==> flow/design.v <==
module channel_tx(
			clk,
			nRst,			
			ws,
			bck,
			data_in,
			data_bit_tx
		);
input	clk;
input	nRst;		
input	ws;
input	bck;
input	[15:0] data_in;
output	data_bit_tx;
reg		[3:0] bck_reg;
reg		ws_reg;
reg		[16:0] data_reg;
always@(posedge clk or negedge nRst)
begin
	if(!nRst)
		bck_reg <= 4'b0000;
	else
		bck_reg <= {bck_reg[2:0],bck};
end
always@(posedge clk or negedge nRst)
begin
	if(!nRst)
		ws_reg <= 1'b0;
	else
		ws_reg <= ws;
end
always@(posedge clk or negedge nRst)
begin
	if(!nRst)
		data_reg <= 17'h0000000;
	else if({ws_reg,ws} == 2'b01 || {ws_reg,ws} == 2'b10)
		data_reg <= {1'b0,data_in};						 
	else if(bck_reg == 4'b1000)						 
		data_reg <= {data_reg[15:0],1'b0};			 
end
assign	data_bit_tx = data_reg[16];
endmodule 
=== Step by step through the tools: channel_tx ===
What the tools print for channel_tx, step after step.
Lines are those of the file above, counted from 1.
A cell with -- has no value.

* Top module: channel_tx
* Clock input: clk
* Standard-cell library: sky130hd
* Corner: tt_025C_1v80

=== After elaboration ===
Counts by Yosys on the flattened word-level netlist (proc, flatten, opt, wreduce; memories kept). Register bits leave out memories and registers merged into their read ports (data or address). Print and check cells are left out. Cells with the same type and inputs are merged into one.

* Register bits: 22
* Input bits: 20
* Output and inout port bits: 1
* Cells after elaboration: 10

* Equal/unequal tests: 3
* Multiplexer cells: 2
* Reduce/logical cells: 2

{| class="wikitable"
|+ Operators with widths
! cell !! count
|-
| 17-bit two-way mux || 2
|-
| 4-bit equality test (second input constant) || 1
|-
| 2-bit by 1-bit equality test with 1-bit output (second input constant) || 1
|-
| 2-bit equality test (second input constant) || 1
|-
| 2-bit nonzero test || 1
|-
| 1-bit logical OR || 1
|}

=== Depth ===
Depth = most cells in a row (Yosys ltp): at word level without a register or memory, in the mapped netlist without a sequential cell, where the memories' decode and read muxes count.

* Depth after elaboration: 3
* ABC_AREA: 0
* Mapped depth: 5
* Mapped depth without buffers: 3

=== Mapped cells and area ===
The flow's flattened synthesis, as Yosys stat reports it; memories are mapped. The netlist is that of the ABC_AREA named above (0 if unset); the other value can give another one.
The area totals of this step are shown rounded.

* Cell count: 78
* Cell area after synthesis: 0.0009659 mm^2
* Area of sequential cells: 0.0005505 mm^2
* Flip-flop cells: 22
* Buffer cells: 5

{| class="wikitable"
|+ Cell types
! cell type !! count !! total area (um^2)
|-
| sky130_fd_sc_hd__dfrtp_1 || 22 || 550.528
|-
| sky130_fd_sc_hd__mux2i_1 || 16 || 160.154
|-
| sky130_fd_sc_hd__o21ai_2 || 8 || 70.067
|-
| sky130_fd_sc_hd__nand2_1 || 15 || 56.304
|-
| sky130_fd_sc_hd__o21ai_0 || 6 || 30.029
|-
| sky130_fd_sc_hd__nor4b_4 || 1 || 23.773
|-
| sky130_fd_sc_hd__buf_12 || 1 || 20.019
|-
| sky130_fd_sc_hd__buf_6 || 1 || 11.261
|-
| sky130_fd_sc_hd__buf_2 || 2 || 10.01
|-
| sky130_fd_sc_hd__a22o_1 || 1 || 8.758
|-
| sky130_fd_sc_hd__xor2_1 || 1 || 8.758
|-
| sky130_fd_sc_hd__nor2_1 || 2 || 7.507
|-
| sky130_fd_sc_hd__o21ai_1 || 1 || 5.005
|-
| sky130_fd_sc_hd__clkbuf_1 || 1 || 3.754
|}

=== Path before layout ===
Source: OpenSTA report_checks on the synthesized netlist (no wires, ideal clock, input and output delay 20% of the period each), path of least setup slack; recovery checks are left aside. Register names are those of the netlist, which keeps one name where synthesis merged equal registers.

* Kind: reg2reg
* Start point: reg bck_reg[1]
* End point: reg data_reg[10]
* Period: 1420 ps
* Library setup time: 122 ps
* Time at the first pin: 0 ps
* Data arrival time: 1231 ps
* Required time: 1298 ps
* Setup slack: 66 ps
* Delay of the path: 1353 ps
* Stages: 6
* Path buffers: 2
* Period reached after synthesis: 1354 ps

"delay of the path" = arrival - input delay + setup time.
"stages": output pins that drive a net of the path, with the launching flip-flop's if there is one; two outputs of one cell count as two.
"period reached after synthesis" = period - worst setup slack (recovery checks aside). The figure is calculated, with input and output delays left at 20% of the set period.
The rows between start and end are the longest chain of elaborated cells between them; the timing report does not say that the signal goes this way. Where chains are equally long, one stands for them.
Each line given opens the expression or statement behind the cell; cells for indexed reads and writes are added by Yosys, which also makes memories of some case tables.
At most two assigning lines are given for a register; there are more.

* Cells stage by stage: sky130_fd_sc_hd__dfrtp_1 sky130_fd_sc_hd__nor4b_4 sky130_fd_sc_hd__buf_6 sky130_fd_sc_hd__buf_12 sky130_fd_sc_hd__mux2i_1 sky130_fd_sc_hd__o21ai_2
* Length of the longest elaborated chain: 3
* Elaborated cells on any way between the ends: 4
* RTL lines with such cells: 2
* Those cells by class: 1 x eq/ne; 2 x mux; 1 x reduce/logical

{| class="wikitable"
|+ Ends and longest elaborated chain, post-synthesis
! item !! line !! source
|-
| start, declared || 15 || <nowiki>reg [3:0] bck_reg;</nowiki>
|-
| start, assigned || 21 || <nowiki>bck_reg <= 4'b0000;</nowiki>
|-
| start, assigned || 23 || <nowiki>bck_reg <= {bck_reg[2:0],bck};</nowiki>
|-
| 4-bit equality test || 38 || <nowiki>else if(bck_reg == 4'b1000)</nowiki>
|-
| 17-bit two-way mux || 38 ||
|-
| 17-bit two-way mux || 36 || <nowiki>else if({ws_reg,ws} == 2'b01 || {ws_reg,ws} == 2'b10)</nowiki>
|-
| end, assigned || 37 || <nowiki>data_reg <= {1'b0,data_in};</nowiki>
|-
| end, assigned || 39 || <nowiki>data_reg <= {data_reg[15:0],1'b0};</nowiki>
|-
| end, declared || 17 || <nowiki>reg [16:0] data_reg;</nowiki>
|}

=== Worst path after layout ===
Path of least setup slack in the final report of job 1 (OpenROAD, finished layout, wires in). Where an end is a register, its clock arrival counts in the times.
The path's times are printed in steps of 10 ps; the period is the one set.

* Kind: in2reg
* Start point: in ws
* End point: reg data_reg[15]
* Period: 2580 ps
* Input delay: 520 ps
* Library setup time: 110 ps
* Time at the first pin: 520 ps
* Data arrival time: 1910 ps
* Required time: 2760 ps
* Setup slack: 850 ps
* Stages: 4
* Path buffers: 2

The rows between start and end are the longest chain of elaborated cells between them; the timing report does not say that the signal goes this way. Where chains are equally long, one stands for them.
At most two assigning lines are given for a register; there are more.

* Cells stage by stage: sky130_fd_sc_hd__clkdlybuf4s50_1 sky130_fd_sc_hd__xor2_2 sky130_fd_sc_hd__buf_4 sky130_fd_sc_hd__o21ai_0
* Length of the longest elaborated chain: 3
* Elaborated cells on any way between the ends: 5
* RTL lines with such cells: 1
* Those cells by class: 2 x eq/ne; 1 x mux; 2 x reduce/logical

{| class="wikitable"
|+ Ends and longest elaborated chain, post-layout
! item !! line !! source
|-
| start, declared || 11 || <nowiki>input ws;</nowiki>
|-
| 2-bit by 1-bit equality test with 1-bit output || 36 || <nowiki>else if({ws_reg,ws} == 2'b01 || {ws_reg,ws} == 2'b10)</nowiki>
|-
| 1-bit logical OR || 36 ||
|-
| 17-bit two-way mux || 36 ||
|-
| end, assigned || 37 || <nowiki>data_reg <= {1'b0,data_in};</nowiki>
|-
| end, assigned || 39 || <nowiki>data_reg <= {data_reg[15:0],1'b0};</nowiki>
|-
| end, declared || 17 || <nowiki>reg [16:0] data_reg;</nowiki>
|}

# Flow runs of channel_tx

Design channel_tx on sky130hd. What follows are 2 stored runs of the flow, each under its own settings; their order means nothing. The constraints put input and output delay at 20% of the set period each and load the outputs with 0.01 pF.
By "achieved clock period" is meant the clock period of the run minus its worst setup slack. This is arithmetic on one report: input and output delays are still those of the set period (20% each).
By "worst setup path time" is meant the share of the clock period that the worst setup path is allowed (20% is reserved at inputs, 20% at outputs), minus its slack. Clock arrival times at its registers enter into it.
"power" is the tool's figure for a default switching activity; nothing was simulated.
"worst setup path time" is given in steps of 10 ps.
The measured numbers are rounded.

Job 1
==> flow/run.sh <==
#!/bin/bash
# the make line also repeats the synthesis and layout settings of config.mk as NAME=value (left out here)
make -C /OpenROAD-flow-scripts/flow DESIGN_CONFIG=/design/flow/config.mk WORK_HOME=/design/flow/orfs CLKGATE_MAP_FILE= finish
==> flow/config.mk <==
export PLATFORM = sky130hd
export DESIGN_NAME = channel_tx
export DESIGN_NICKNAME = channel_tx
export VERILOG_FILES = /design/flow/design.v
export SDC_FILE = /design/flow/constraint.sdc
export NUM_CORES = 4
export LEC_CHECK = 0
export CAP_MARGIN = 20
export CORE_MARGIN = 2
export CORE_UTILIZATION = 40
export SLEW_MARGIN = 20
==> flow/constraint.sdc <==
create_clock -name core_clock -period 2.58 [get_ports {clk}]
set_input_delay 0.5160 -clock core_clock [delete_from_list [all_inputs] [get_ports {clk}]]
set_output_delay 0.5160 -clock core_clock [all_outputs]
set_load 0.01 [all_outputs]

==> results of job 1 <==
chip area after synthesis (Yosys): 0.0009659 mm^2
die area: 0.002824 mm^2
standard-cell area of the final layout: 0.001209 mm^2
utilization: 0.536
worst setup slack after layout: 852 ps
total negative slack: 0 ps
worst hold slack: 443 ps
power: 0.6832 mW
achieved clock period: 1728 ps
worst setup path time: 1210 ps
worst setup path kind: in2reg

Job 2
==> flow/run.sh <==
#!/bin/bash
# the make line also repeats the synthesis and layout settings of config.mk as NAME=value (left out here)
make -C /OpenROAD-flow-scripts/flow DESIGN_CONFIG=/design/flow/config.mk WORK_HOME=/design/flow/orfs CLKGATE_MAP_FILE= finish
==> flow/config.mk <==
export PLATFORM = sky130hd
export DESIGN_NAME = channel_tx
export DESIGN_NICKNAME = channel_tx
export VERILOG_FILES = /design/flow/design.v
export SDC_FILE = /design/flow/constraint.sdc
export NUM_CORES = 4
export LEC_CHECK = 0
export ABC_AREA = 1
export CAP_MARGIN = 20
export CORE_ASPECT_RATIO = 0.55
export CORE_MARGIN = 2
export CORE_UTILIZATION = 62
export CTS_CLUSTER_SIZE = 89
export MAX_ROUTING_LAYER = met5
export MIN_ROUTING_LAYER = met1
export PLACE_DENSITY = 0.78
export SETUP_SLACK_MARGIN = 0.02
export SLEW_MARGIN = 20
==> flow/constraint.sdc <==
create_clock -name core_clock -period 1.88 [get_ports {clk}]
set_input_delay 0.3760 -clock core_clock [delete_from_list [all_inputs] [get_ports {clk}]]
set_output_delay 0.3760 -clock core_clock [all_outputs]
set_load 0.01 [all_outputs]

==> results of job 2 <==
chip area after synthesis (Yosys): 0.001105 mm^2
die area: 0.002151 mm^2
standard-cell area of the final layout: 0.001374 mm^2
utilization: 0.812
worst setup slack after layout: 286 ps
total negative slack: 0 ps
worst hold slack: 389 ps
power: 1.074 mW
achieved clock period: 1594 ps
worst setup path time: 1220 ps
worst setup path kind: reg2out
