==> flow/design.v <==
module channel_rx(
					clk,
					nRst,		 
					bck,				 
					data_out,			 
					data_bit_rx			 
				);
input	clk;
input	nRst;
input	bck;
output	[15:0]	data_out;
input	data_bit_rx;
reg		bck_reg;
reg		[15:0]	data_reg;
always@(posedge clk or negedge nRst)
begin
	if(!nRst)
		bck_reg <= 1'b0;
	else
		bck_reg <= bck;
end
assign	data_out = data_reg[15:0];
always@(posedge clk or negedge nRst)
begin
	if(!nRst)
		data_reg <= 16'h0000;		
	else if((bck_reg == 1'b0) && (bck == 1'b1))		 
		data_reg <= {data_reg[14:0],data_bit_rx};		
end
endmodule
======== Step by step through the tools: channel_rx ========
The steps from the RTL of channel_rx to its reports follow in flow order.
Line numbers count from 1 in the design file above.
The mark - stands for no value.
set-up
  top ..................................... channel_rx
  clock ................................... clk
  standard-cell library ................... sky130hd
  corner .................................. tt_025C_1v80

======== After elaboration ========
Source: Yosys, flattened and elaborated, memories not mapped. Widths are those after wreduce; folded enables and synchronous resets count as part of the registers. Registers that Yosys merges into a memory's read port (data or address) are not register bits. Print and check cells do not count. Equal cells are merged and count once.
word-level totals
  word-level cells ........................ 4
  register bits after elaboration ......... 17
  input port bits ......................... 4
  output and inout port bits .............. 16
operators by class
  reductions and logical operators ........ 1
  bitwise operators ....................... 1
operators by type and width
  cell               number
  logical AND 1 bit  1
  inverter 1 bit     1

======== Logic depth ========
Longest topological path by Yosys (ltp), each cell counted once; first at word level (registers and memories cut), then after technology mapping (sequential cells cut; the memories' decode and read muxes count).
logic depth
  depth in word-level cells ............... 2
  ABC_AREA ................................ 0
  depth in mapped cells ................... 4
  gate-level depth less buffers ........... 2

======== Synthesis result ========
The flow's flattened synthesis, as Yosys stat reports it; memories are mapped. The netlist is that of the ABC_AREA named above (0 if unset); the other value can give another one.
The area totals of this step are shown rounded.
synthesis totals
  standard cells after synthesis .......... 36
  sequential part of the area ............. 0.00043 mm²
  buffer cells ............................ 2
  cell area after synthesis ............... 0.00069 mm²
  flip-flops .............................. 17
cell types
  cell                      number  total area (µm²)
  sky130_fd_sc_hd__dfrtp_1  17      425.408
  sky130_fd_sc_hd__mux2_4   10      150.144
  sky130_fd_sc_hd__mux2_2   6       67.565
  sky130_fd_sc_hd__buf_12   1       20.019
  sky130_fd_sc_hd__nor2b_4  1       13.763
  sky130_fd_sc_hd__buf_6    1       11.261

======== Path before layout ========
Path of least setup slack by OpenSTA after synthesis, without wires, with an ideal clock, recovery checks aside; 20% of the period is set as input and as output delay. Where synthesis merged equal registers, the netlist keeps one of their names.
path after synthesis
  path kind ............................... reg-to-reg
  start ................................... register bck_reg
  end ..................................... register data_reg[10]
  library setup time ...................... 0.125 ns
  data required time ...................... 1.425 ns
  delay of the path ....................... 1.152 ns
  launch time at the first pin ............ 0.000 ns
  path slack .............................. 0.398 ns
  stages on the path ...................... 5
  path buffers ............................ 2
  period .................................. 1.55 ns
  data arrival time ....................... 1.027 ns
  synthesis period reached ................ 1.152 ns
"delay of the path" is the arrival time less input delay plus setup time.
"stages on the path" counts driving pins, that of a launching flip-flop among them; a cell with two outputs on the path counts twice.
"synthesis period reached" = period - worst setup slack (recovery checks aside). The figure is calculated, with input and output delays left at 20% of the set period.
The rows between start and end are the longest chain of elaborated cells between them; the timing report does not say that the signal goes this way. Where chains are equally long, one stands for them.
Each line given opens the expression or statement behind the cell; cells for indexed reads and writes are added by Yosys, which also makes memories of some case tables.
between the ends, after synthesis
  cell sequence ........................... sky130_fd_sc_hd__dfrtp_1 -> sky130_fd_sc_hd__nor2b_4 -> sky130_fd_sc_hd__buf_6 -> sky130_fd_sc_hd__buf_12 -> sky130_fd_sc_hd__mux2_4
  length of the longest elaborated chain .. 2
  elaborated cells on any way between the ends .. 2
  RTL lines with such cells ............... 1
  those cells by class .................... logic: 1; reduce/logical: 1
RTL lines, path after synthesis
  item               RTL line  RTL
  start, declared    13        reg bck_reg;
  start, assigned    18        bck_reg <= 1'b0;
  start, assigned    20        bck_reg <= bck;
  inverter 1 bit     27        else if((bck_reg == 1'b0) && (bck == 1'b1))
  logical AND 1 bit  27
  end, assigned      26        data_reg <= 16'h0000;
  end, assigned      28        data_reg <= {data_reg[14:0],data_bit_rx};
  end, declared      14        reg [15:0] data_reg;

======== Worst path after layout ========
Path of least setup slack in the final report of flow run B (OpenROAD, finished layout, wires in). Where an end is a register, its clock arrival counts in the times.
path post-layout
  path kind ............................... reg-to-reg
  start ................................... register bck_reg
  end ..................................... register data_reg[1]
  launch time at the first pin ............ 0.28 ns
  path buffers ............................ 1
  stages on the path ...................... 4
  library setup time ...................... 0.10 ns
  data required time ...................... 0.87 ns
  period .................................. 0.692 ns
  data arrival time ....................... 1.33 ns
  path slack .............................. -0.46 ns
The rows between start and end are the longest chain of elaborated cells between them; the timing report does not say that the signal goes this way. Where chains are equally long, one stands for them.
between the ends, post-layout
  cell sequence ........................... sky130_fd_sc_hd__dfrtp_1 -> sky130_fd_sc_hd__nor2b_4 -> sky130_fd_sc_hd__buf_12 -> sky130_fd_sc_hd__mux2_2
  length of the longest elaborated chain .. 2
  elaborated cells on any way between the ends .. 2
  RTL lines with such cells ............... 1
  those cells by class .................... logic: 1; reduce/logical: 1
RTL lines, path post-layout
  item               RTL line  RTL
  start, declared    13        reg bck_reg;
  start, assigned    18        bck_reg <= 1'b0;
  start, assigned    20        bck_reg <= bck;
  inverter 1 bit     27        else if((bck_reg == 1'b0) && (bck == 1'b1))
  logical AND 1 bit  27
  end, assigned      26        data_reg <= 16'h0000;
  end, assigned      28        data_reg <= {data_reg[14:0],data_bit_rx};
  end, declared      14        reg [15:0] data_reg;

Module channel_rx, platform sky130hd: 2 stored runs of the flow (Yosys, OpenROAD) with differing settings, in no particular order. Input and output delays are each 20% of the period that was set; the output load is 0.01 pF.
"clock period achieved" means the clock period less the worst setup slack. The figure is calculated, with input and output delays left at 20% of the set period.
By "worst setup path time" is meant the share of the clock period that the worst setup path is allowed (20% is reserved at inputs, 20% at outputs), minus its slack. Clock arrival times at its registers enter into it.
Results are given in rounded form.

---- flow run A ----
settings
  period_ns = 1.2
  CORE_UTILIZATION = 63
  CAP_MARGIN = 20
  CORE_MARGIN = 2
  SLEW_MARGIN = 20
results
  no results, clock tree synthesis failed with DPL-0038

---- flow run B ----
settings
  period_ns = 0.692
  CORE_UTILIZATION = 33
  PLACE_DENSITY_LB_ADDON = 0.29
  TNS_END_PERCENT = 45
  SLEW_MARGIN = 25
  MAX_ROUTING_LAYER = met5
  CAP_MARGIN = 20
  CORE_MARGIN = 2
results
  final design utilization ................ 52 %
  worst setup path time ................... 1.15 ns
  worst setup path kind ................... reg-to-reg
  post-synthesis cell area ................ 0.00069 mm²
  worst setup slack after layout .......... -0.46 ns
  full die area ........................... 0.0025 mm²
  clock period achieved ................... 1.152 ns
